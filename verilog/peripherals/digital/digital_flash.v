==> flow/design.v <==
module digital_flash(
    input wire flashclk,
    input wire rst_n,
    input wire [(32-1):0] flash_io_addr,
    input wire flash_io_read,
    input wire flash_io_write,
    input wire flash_read_ready,
    input wire [(32-1):0] flash_io_wdata,
    input wire [1:0] io_byte_size,
    output reg [(32-1):0] flash_io_rdata,
    output reg flash_io_ready,
    output reg [(32-1):0] digital_flash_addr,
    output reg digital_flash_write_en,
    output reg digital_flash_read_en,
    output reg [2:0] digital_flash_byte_size,
    output reg [7:0] digital_flash_wdata,
    input wire [7:0] digital_flash_data,
    input wire digital_flash_ready
);
    localparam IDLE = 2'd0;
    localparam WAIT_PROC = 2'd1;
    localparam DO_PROC  = 2'd2;
    localparam COMPLATE_PROC = 2'd3;
    reg [1:0] byte_count;
    wire [1:0] byte_size;
    reg [1:0] state;
    reg [1:0] next_state;
    assign byte_size = (io_byte_size == 0) ? 2'd3 : (io_byte_size - 2'd1);
    always @(*) begin
        if (state == IDLE && (flash_io_read || flash_io_write)) begin
            next_state = WAIT_PROC;
        end
        else if (state == WAIT_PROC) begin
            next_state = (flash_io_read | flash_io_write) ? DO_PROC : IDLE;
        end
        else if (state == DO_PROC) begin
            next_state = (flash_io_read | flash_io_write) ? (flash_io_ready ? COMPLATE_PROC : DO_PROC) : IDLE;
        end
        else if (state == COMPLATE_PROC) begin
            next_state = IDLE;
        end
        else begin
            next_state = IDLE;
        end
    end
    always @(posedge flashclk or negedge rst_n) begin
        if(!rst_n) begin
            state <= IDLE;
        end
        else begin
            state <= next_state;
        end
    end
    always @(posedge flashclk or negedge rst_n) begin
        if(!rst_n) begin
            flash_io_ready <= 1'b0;
            digital_flash_byte_size <= 0;
            digital_flash_write_en <= 1'b0;
            byte_count <= 0;
        end
        else begin
            case (state)
                IDLE: begin
                    byte_count <= 0;
                    flash_io_ready <= 1'b0;
                    digital_flash_write_en <= 1'b0;
                    digital_flash_read_en <= 1'b0;
                end
                WAIT_PROC: begin
                    flash_io_rdata <= 0;
                    digital_flash_addr <= flash_io_addr;
                    digital_flash_read_en <= flash_io_read;
                end
                DO_PROC: begin
                    if(flash_io_read && !flash_io_ready) begin
                        if (byte_count <= byte_size && digital_flash_ready) begin
                            flash_io_rdata[byte_count*8 +: 8] <= digital_flash_data;
                            digital_flash_addr <= digital_flash_addr + 32'd1;
                            flash_io_ready <= (byte_count == byte_size);
                            byte_count <= byte_count + 1;
                        end
                    end
                    else if(flash_io_write && !flash_io_ready) begin
                        digital_flash_write_en <= 1'b1;
                        if (byte_count <= byte_size && digital_flash_ready) begin
                            digital_flash_wdata <= flash_io_wdata[byte_count*8 +: 8];
                            digital_flash_addr <= digital_flash_addr + 32'd1;
                            flash_io_ready <= (byte_count == byte_size);
                            byte_count <= byte_count + 1;
                        end
                    end
                end
                COMPLATE_PROC: begin
                    digital_flash_write_en <= 1'b0;
                    digital_flash_read_en <= 1'b0;
                end
            endcase
        end
    end
endmodule
== Reports on digital_flash ==
Tool output for the design above, in the order of the flow.
Lines are those of the file above, counted from 1.
Operators carry their Yosys type and port widths (W data, S select, Z words).
The mark n/a stands for no value.
Inputs
  design top: digital_flash
  clock port: flashclk
  cell library: sky130hd
  corner: tt_025C_1v80

== Word-level counts ==
Source: Yosys, flattened and elaborated, memories not mapped. Widths are those after wreduce. Registers that Yosys merges into a memory's read port (data or address) are not register bits. Print and check cells do not count. Equal cells are merged and count once.
Bit counts
  output and inout port bits: 78
  elaborated cells: 76
  bits of input ports: 80
  register bits after elaboration: 79
Cells by class
  reduce/logical cells: 19
  $lt $le $gt $ge: 1
  bitwise gates (word level): 6
  eq/ne operators: 9
  $add $sub $neg: 4
  shifts and indexed selects: 3
  muxes and demuxes: 26
Operator list (count)
  $mux W32: 5
  $pmux W32 S2: 2
  $neg A5 Y33: 1
  $shift A8 B33 Y32: 1
  $shift A8 B33 Y32 const A: 1
  $add A32 B1 Y32 const B: 1
  $and A32 B32 Y32: 1
  $or A32 B32 Y32: 1
  $shiftx A32 B6 Y8: 1
  $not A32 Y32: 1
  $mux W2: 9
  $ne A2 B2 Y1 const B: 4
  $reduce_bool A2 Y1: 4
  $reduce_and A3 Y1: 2
  $pmux W1 S2: 3
  $mux W1: 6
  $reduce_and A5 Y1: 1
  $logic_and A1 B1 Y1: 4
  $eq A2 B2 Y1 const B: 2
  $logic_not A2 Y1: 2
  $reduce_and A2 Y1: 2
  $reduce_and A4 Y1: 1
  $pmux W2 S2: 1
  $ne A3 B3 Y1 const B: 1
  $not A1 Y1: 2
  $add A2 B1 Y2 const B: 1
  $sub A2 B1 Y2 const B: 1
  $eq A2 B1 Y1 const B: 1
Not listed: further kinds 6, cells in them 6.

== Logic depth ==
Depth = most cells in a row (Yosys ltp): at word level without a register or memory, in the mapped netlist without a sequential cell, where the memories' decode and read muxes count.
Depth
  word-level depth: 8
  ABC_AREA: 1
  depth in mapped cells: 10
  mapped depth without buffers: 10

== Synthesis result ==
Yosys stat after the flow's synthesis: flattened, memories mapped to cells. It holds for the ABC_AREA given above (unset counts as 0); a run with the other value may have another netlist.
Totals and module areas in this step are rounded.
Mapped netlist
  buffer cells: 23
  synthesis area: 4800 sq um
  sequential area: 2400 sq um
  cells in the netlist: 584
  mapped flip-flops: 81
Cell types
  sky130_fd_sc_hd__edfxtp_1: count 73, total area 2.19E+03 sq um
  sky130_fd_sc_hd__nand2_1: count 189, total area 709.43 sq um
  sky130_fd_sc_hd__nor2_1: count 59, total area 221.462 sq um
  sky130_fd_sc_hd__nand3_1: count 42, total area 210.202 sq um
  sky130_fd_sc_hd__o21ai_0: count 38, total area 190.182 sq um
  sky130_fd_sc_hd__inv_1: count 50, total area 187.68 sq um
  sky130_fd_sc_hd__dfrtp_1: count 7, total area 175.168 sq um
  sky130_fd_sc_hd__a21oi_1: count 26, total area 130.125 sq um
  sky130_fd_sc_hd__nor2_4: count 8, total area 90.086 sq um
  sky130_fd_sc_hd__ha_1: count 7, total area 87.584 sq um
  sky130_fd_sc_hd__xor2_1: count 9, total area 78.826 sq um
  sky130_fd_sc_hd__o32ai_1: count 8, total area 70.067 sq um
  sky130_fd_sc_hd__nand4_1: count 8, total area 50.048 sq um
  sky130_fd_sc_hd__nor2_2: count 8, total area 50.048 sq um
  sky130_fd_sc_hd__o22ai_1: count 8, total area 50.048 sq um
  sky130_fd_sc_hd__buf_2: count 9, total area 45.043 sq um
  sky130_fd_sc_hd__buf_4: count 4, total area 30.029 sq um
  sky130_fd_sc_hd__clkbuf_1: count 8, total area 30.029 sq um
Other cell types: 14; their cells: 23.

== Path before layout ==
Path of least setup slack by OpenSTA after synthesis, without wires, with an ideal clock, recovery checks aside; 20% of the period is set as input and as output delay. Where synthesis merged equal registers, the netlist keeps one of their names.
Timing after synthesis
  path type: input -> register
  from: input port io_byte_size[0]
  to: register digital_flash_addr[0]
  library setup time: 468 ps
  data arrival time: 4453 ps
  delay of the path: 3581 ps
  buffers on the path: 0
  path slack: 1780 ps
  launch time at the first pin: 1340 ps
  period: 6700 ps
  stages on the path: 8
  required time: 6232 ps
  external input delay: 1340 ps
  synthesis period reached: 4920 ps
"delay of the path" = arrival - input delay + setup time.
"stages on the path": output pins that drive a net of the path, with the launching flip-flop's if there is one; two outputs of one cell count as two.
"synthesis period reached" is the clock period less the worst setup slack; recovery checks do not enter. This is arithmetic on one report: input and output delays are still those of the set period (20% each).
Between the ends stands the longest chain of elaborated cells between them, by number of cells; it is not shown to be the way that was timed. Of several equally long chains one is given.
A line is the first line of the expression or statement that the cell stems from. Yosys adds cells for indexed reads and writes and turns some case tables into memories.
A register here has more assigning lines than the two given.
On the way, after synthesis
  path through: sky130_fd_sc_hd__xor2_1 sky130_fd_sc_hd__ha_1 sky130_fd_sc_hd__inv_1 sky130_fd_sc_hd__o21bai_1 sky130_fd_sc_hd__nand2_1 sky130_fd_sc_hd__nand2_1 sky130_fd_sc_hd__nand2_1 sky130_fd_sc_hd__nor3b_1
  length of the longest elaborated chain: 8
  elaborated cells on any way between the ends: 9
  classes of those cells: add/sub: 1; compare: 1; mux: 5; reduce/logical: 2
Ends and longest elaborated chain, after synthesis
  start: declaration: line 9  | input wire [1:0] io_byte_size,
  $sub A2 B1 Y2: line 28  | assign byte_size = (io_byte_size == 0) ? 2'd3 : (io_byte_size - 2'd1);
  $mux W2: line 28
  $le A2 B2 Y1: line 85  | if (byte_count <= byte_size && digital_flash_ready) begin
  $logic_and A1 B1 Y1: line 85
  $mux W32: line 85
  $mux W32: line 83  | else if(flash_io_write && !flash_io_ready) begin
  $mux W32: line 75  | if(flash_io_read && !flash_io_ready) begin
  $pmux W32 S2: line 62  | case (state)
  end: assignment: line 71  | digital_flash_addr <= flash_io_addr;
  end: assignment: line 78  | digital_flash_addr <= digital_flash_addr + 32'd1;
  end: declaration: line 12  | output reg [(32-1):0] digital_flash_addr,

== Timing after layout ==
Path of least setup slack in the final report of flow run A (OpenROAD, finished layout, wires in). Where an end is a register, its clock arrival counts in the times.
The path's times are printed in steps of 10 ps; the period is the one set.
Timing after layout
  path type: input -> register
  from: input port io_byte_size[0]
  to: register flash_io_rdata[17]
  library setup time: 350 ps
  period: 5190 ps
  required time: 5180 ps
  launch time at the first pin: 1040 ps
  data arrival time: 3030 ps
  external input delay: 1040 ps
  stages on the path: 11
  path slack: 2150 ps
  buffers on the path: 2
Between the ends stands the longest chain of elaborated cells between them, by number of cells; it is not shown to be the way that was timed. Of several equally long chains one is given.
Where a signal picks the word or bit written, the line may be left out of the assigning lines.
Only ways into the end's enable, where the timed path ends, are counted here.
On the way, after layout
  path through: sky130_fd_sc_hd__clkdlybuf4s50_1 sky130_fd_sc_hd__xor2_1 sky130_fd_sc_hd__ha_1 sky130_fd_sc_hd__inv_1 sky130_fd_sc_hd__o21bai_1 sky130_fd_sc_hd__nand2_1 sky130_fd_sc_hd__nand2_1 sky130_fd_sc_hd__nand2_1 sky130_fd_sc_hd__nand2_1 sky130_fd_sc_hd__nor3_2 sky130_fd_sc_hd__buf_4
  length of the longest elaborated chain: 6
  elaborated cells on any way between the ends: 7
  classes of those cells: add/sub: 1; compare: 1; eq/ne: 1; mux: 1; reduce/logical: 3
Ends and longest elaborated chain, after layout
  start: declaration: line 9  | input wire [1:0] io_byte_size,
  $sub A2 B1 Y2: line 28  | assign byte_size = (io_byte_size == 0) ? 2'd3 : (io_byte_size - 2'd1);
  $mux W2: line 28
  $le A2 B2 Y1: line 76  | if (byte_count <= byte_size && digital_flash_ready) begin
  $logic_and A1 B1 Y1: line 76
  $ne A2 B2 Y1
  $reduce_and A4 Y1
  end: assignment: line 70  | flash_io_rdata <= 0;
  end: declaration: line 10  | output reg [(32-1):0] flash_io_rdata,

Appendix: measured runs

Below are 2 stored runs of the flow (Yosys, OpenROAD; platform sky130hd) on digital_flash, each with its settings and what was measured, unordered. Constraints: input delay and output delay 20% of the set period each, output load 0.01 pF.
"achieved period" = clock period - worst setup slack. The figure is calculated, with input and output delays left at 20% of the set period.
"critical setup path time" is the time allowed to the run's worst setup path (the clock period less input and output delay, where it has them) less its slack. Clock arrival times count: a late capture clock shortens it, a late launch clock lengthens it.
By "total power of the final layout" is meant OpenSTA's value without simulated activity: inputs other than the clock are taken to toggle once in ten clock periods, and the tool carries that through the logic.
"critical setup path time" is known to 10 ps.
Measured values are rounded.

==> flow run A: settings <==
{ "period_ns": 5.19, "CORE_UTILIZATION": 16, "PLACE_DENSITY_LB_ADDON": 0.18, "HOLD_SLACK_MARGIN": -0.03, "CELL_PAD_IN_SITES_DETAIL_PLACEMENT": 0, "ABC_AREA": 1, "CTS_CLUSTER_SIZE": 13, "CTS_CLUSTER_DIAMETER": 377, "CAP_MARGIN": 20, "CORE_MARGIN": 2, "SLEW_MARGIN": 20 }
==> flow run A: results <==
post-synthesis cell area: 4,800 sq um
area of the die: 31,000 sq um
standard-cell area after routing: 7,100 sq um
utilization after routing: 0.24
smallest setup slack: 2,100 ps
sum of negative setup slack: 0 ps
final worst hold slack: 490 ps
total power of the final layout: 1,900 uW
achieved period: 3,044 ps
critical setup path time: 2,010 ps
worst setup path kind: input -> register

==> flow run B: settings <==
{ "period_ns": 5.37, "CORE_UTILIZATION": 32, "SETUP_SLACK_MARGIN": -0.45, "CORE_ASPECT_RATIO": 1.06, "ABC_AREA": 0, "GPL_TIMING_DRIVEN": 0, "CTS_CLUSTER_SIZE": 54, "CTS_CLUSTER_DIAMETER": 33, "MIN_ROUTING_LAYER": "met1", "MAX_ROUTING_LAYER": "met5", "CAP_MARGIN": 20, "CORE_MARGIN": 2, "SLEW_MARGIN": 20 }
==> flow run B: results <==
post-synthesis cell area: 4,600 sq um
area of the die: 15,000 sq um
standard-cell area after routing: 6,700 sq um
utilization after routing: 0.49
smallest setup slack: 1,800 ps
sum of negative setup slack: 0 ps
final worst hold slack: 520 ps
total power of the final layout: 2,000 uW
achieved period: 3,564 ps
critical setup path time: 2,490 ps
worst setup path kind: input -> register
